==> flow/design.v <==
module reg_bank(clk,rst,a1,a2,a3,a4,alu_result,en1,en2,en3,en4,write,out_sel,o1,o2,o3,o4);
  input clk,rst,write;
  input en1,en2,en3,en4;
  input[7:0] a1,a2,a3,a4,alu_result;
  input[1:0] out_sel;
  output[7:0] o1,o2,o3,o4;
  reg[7:0] bank[3:0];
  assign o1 = bank[0];
  assign o2 = bank[1];
  assign o3 = bank[2];
  assign o4 = bank[3];
  always@(posedge clk or posedge rst) begin
    if(rst) begin
      bank[0] <= 0;
      bank[1] <= 0;
      bank[2] <= 0;
      bank[3] <= 0;
    end
    else begin
      if(en1)
        bank[0] <= a1;
      if(en2)
        bank[1] <= a2;
      if(en3)
        bank[2] <= a3;
      if(en4)
        bank[3] <= a4;
      if(write)
        bank[out_sel] <= alu_result;
    end
  end
endmodule
# ---- Tool chain data of reg_bank
# The steps from the RTL of reg_bank to its reports follow in flow order.
# Line numbers count from 1 in the design file above.
# Operators carry their Yosys type and port widths (W data, S select, Z words).
# Not given: -
dict set report design {
  top_module {reg_bank}
  clock {clk}
  cell_library {sky130hd}
  corner {tt_025C_1v80}
}

# ---- After elaboration
# Source: Yosys, flattened and elaborated. Widths are those after wreduce; folded enables and synchronous resets count as part of the registers. Registers that Yosys merges into a memory's read port (data or address) are not register bits. Print and check cells do not count. Equal cells are merged and count once.
dict set report classes {
  n_eq 3
  mux 12
  n_reduce_logical 1
}
# operator count
set op_table {}
lappend op_table {{$mux W8} 12}
lappend op_table {{$eq A2 B2 Y1 const B} 2}
lappend op_table {{$eq A2 B1 Y1 const B} 1}
lappend op_table {{$logic_not A2 Y1} 1}
dict set report word_totals {
  reg_bits 32
  inputBits 49
  output_inout_bits 32
  word_cells 20
}

# ---- Longest topological paths
# Yosys ltp: most cells in a row. Word level: on the elaborated netlist, between registers, memories and ports. Mapped: between sequential cells and ports; inverters and the memories' decode and read muxes count.
dict set report depth {
  ltp_word 3
  abc_area 0
  depth_mapped 4
  ltp_nobuf 2
}

# ---- Mapped cells and area
# The flow's flattened synthesis, as Yosys stat reports it; memories are mapped. The netlist is that of the ABC_AREA named above (0 if unset); the other value can give another one.
# Totals and module areas in this step are rounded.
dict set report mapped {
  cell_count 118
  synth_area_um2 1630
  seq_area_um2 801
  ff_cells 32
  n_buf 9
}
# cell count type_area_um2
set by_type {}
lappend by_type {sky130_fd_sc_hd__dfrtp_1 32 800.768}
lappend by_type {sky130_fd_sc_hd__mux2_2 40 450.432}
lappend by_type {sky130_fd_sc_hd__mux2_4 8 120.115}
lappend by_type {sky130_fd_sc_hd__mux2i_1 8 80.077}
lappend by_type {sky130_fd_sc_hd__nand4_1 8 50.048}
lappend by_type {sky130_fd_sc_hd__o21ai_0 8 40.038}
lappend by_type {sky130_fd_sc_hd__nand3b_2 2 22.522}
lappend by_type {sky130_fd_sc_hd__buf_2 4 20.019}
lappend by_type {sky130_fd_sc_hd__buf_6 1 11.261}
lappend by_type {sky130_fd_sc_hd__clkbuf_1 3 11.261}
lappend by_type {sky130_fd_sc_hd__or3b_1 1 8.758}
lappend by_type {sky130_fd_sc_hd__and3_1 1 6.256}
lappend by_type {sky130_fd_sc_hd__clkbuf_2 1 5.005}
lappend by_type {sky130_fd_sc_hd__inv_1 1 3.754}

# ---- Path before layout
# Path of least setup slack by OpenSTA after synthesis, without wires, with an ideal clock, recovery checks aside; 20% of the period is set as input and as output delay. Where synthesis merged equal registers, the netlist keeps one of their names.
dict set report synth_path {
  path_kind {input to register}
  startpoint {input port en2}
  endpoint {register bank[1][0]}
  clock_period_ps 1330
  input_delay_ps 266
  setup_time_ps 125
  launch_ps 266
  arrival_ps 1138
  required_time_ps 1205
  slack_ps 67
  path_delay_ps 997
  stages 3
  n_path_buf 1
  period_less_setup_slack_ps 1263
}
# "path_delay_ps" is the arrival time less input delay plus setup time.
# "stages" counts driving pins, that of a launching flip-flop among them; a cell with two outputs on the path counts twice.
# "period_less_setup_slack_ps" = period - worst setup slack (recovery checks aside). The figure is calculated, with input and output delays left at 20% of the set period.
# Between the ends stands the longest chain of elaborated cells between them, by number of cells; it is not shown to be the way that was timed. Of several equally long chains one is given.
# A line is the first line of the expression or statement that the cell stems from. Yosys adds cells for indexed reads and writes and turns some case tables into memories.
# At most two assigning lines are given for a register; there are more.
dict set report synth_via {
  cell_sequence {sky130_fd_sc_hd__clkbuf_1 sky130_fd_sc_hd__mux2_2 sky130_fd_sc_hd__mux2_2}
  elab_chain_cells 3
  cone_cells 3
  lines_between 3
  cone_classes {mux (3)}
}
# item line
set synth_rtl {}
lappend synth_rtl {{from (decl)} 3} ;# input en1,en2,en3,en4;
lappend synth_rtl {{$mux W8} 22} ;# if(en2)
lappend synth_rtl {{$mux W8} 29} ;# bank[out_sel] <= alu_result;
lappend synth_rtl {{$mux W8} 28} ;# if(write)
lappend synth_rtl {{to (assign)} 23} ;# bank[1] <= a2;
lappend synth_rtl {{to (assign)} 29}
lappend synth_rtl {{to (decl)} 7} ;# reg[7:0] bank[3:0];

# ---- Path in the finished layout
# Path of least setup slack in the final report of flow run 2 (OpenROAD, finished layout, wires in). Where an end is a register, its clock arrival counts in the times.
# The report prints the path's times to 10 ps; the period is as set.
dict set report layout_path {
  path_kind {input to register}
  startpoint {input port write}
  endpoint {register bank[0][0]}
  clock_period_ps 1460
  input_delay_ps 290
  setup_time_ps 110
  launch_ps 290
  arrival_ps 1680
  required_time_ps 1700
  slack_ps 20
  stages 4
  n_path_buf 2
}
# Between the ends stands the longest chain of elaborated cells between them, by number of cells; it is not shown to be the way that was timed. Of several equally long chains one is given.
# At most two assigning lines are given for a register; there are more.
dict set report layout_via {
  cell_sequence {sky130_fd_sc_hd__clkdlybuf4s50_1 sky130_fd_sc_hd__or3b_4 sky130_fd_sc_hd__buf_6 sky130_fd_sc_hd__mux2_4}
  elab_chain_cells 1
  cone_cells 1
  lines_between 1
  cone_classes {mux (1)}
}
# item line
set layout_rtl {}
lappend layout_rtl {{from (decl)} 2} ;# input clk,rst,write;
lappend layout_rtl {{$mux W8} 28} ;# if(write)
lappend layout_rtl {{to (assign)} 21} ;# bank[0] <= a1;
lappend layout_rtl {{to (assign)} 29} ;# bank[out_sel] <= alu_result;
lappend layout_rtl {{to (decl)} 7} ;# reg[7:0] bank[3:0];

; reg_bank through Yosys and OpenROAD on sky130hd: 2 stored runs, unordered, with their settings and measured results. The constraints put input and output delay at 20% of the set period each and load the outputs with 0.01 pF.
; "clock_period_reached_ps" = clock period - worst setup slack. The figure is calculated, with input and output delays left at 20% of the set period.
; "power_mw": no workload was simulated; the value follows from the tool's default switching activity.
; Measured values are rounded.

[flow run 1: settings]
period_ns = 2.25
CORE_UTILIZATION = 54
PLACE_DENSITY_LB_ADDON = 0.29
CORE_ASPECT_RATIO = 0.67
CELL_PAD_IN_SITES_DETAIL_PLACEMENT = 2
TNS_END_PERCENT = 5
ABC_AREA = 1
GPL_TIMING_DRIVEN = 0
MAX_ROUTING_LAYER = met5
CAP_MARGIN = 20
CORE_MARGIN = 2
SLEW_MARGIN = 20
[flow run 1: results]
outcome = did not finish, placement stopped with DPL-0033

[flow run 2: settings]
period_ns = 1.46
CORE_UTILIZATION = 58
CAP_MARGIN = 20
CORE_MARGIN = 2
SLEW_MARGIN = 20
[flow run 2: results]
cell_area_final_um2 = 2560
power_mw = 2.40
clock_period_reached_ps = 1444
synth_chip_area_um2 = 1630
post_route_util_pct = 94.6
worstSetupSlack_ps = 16
die_um2 = 3250
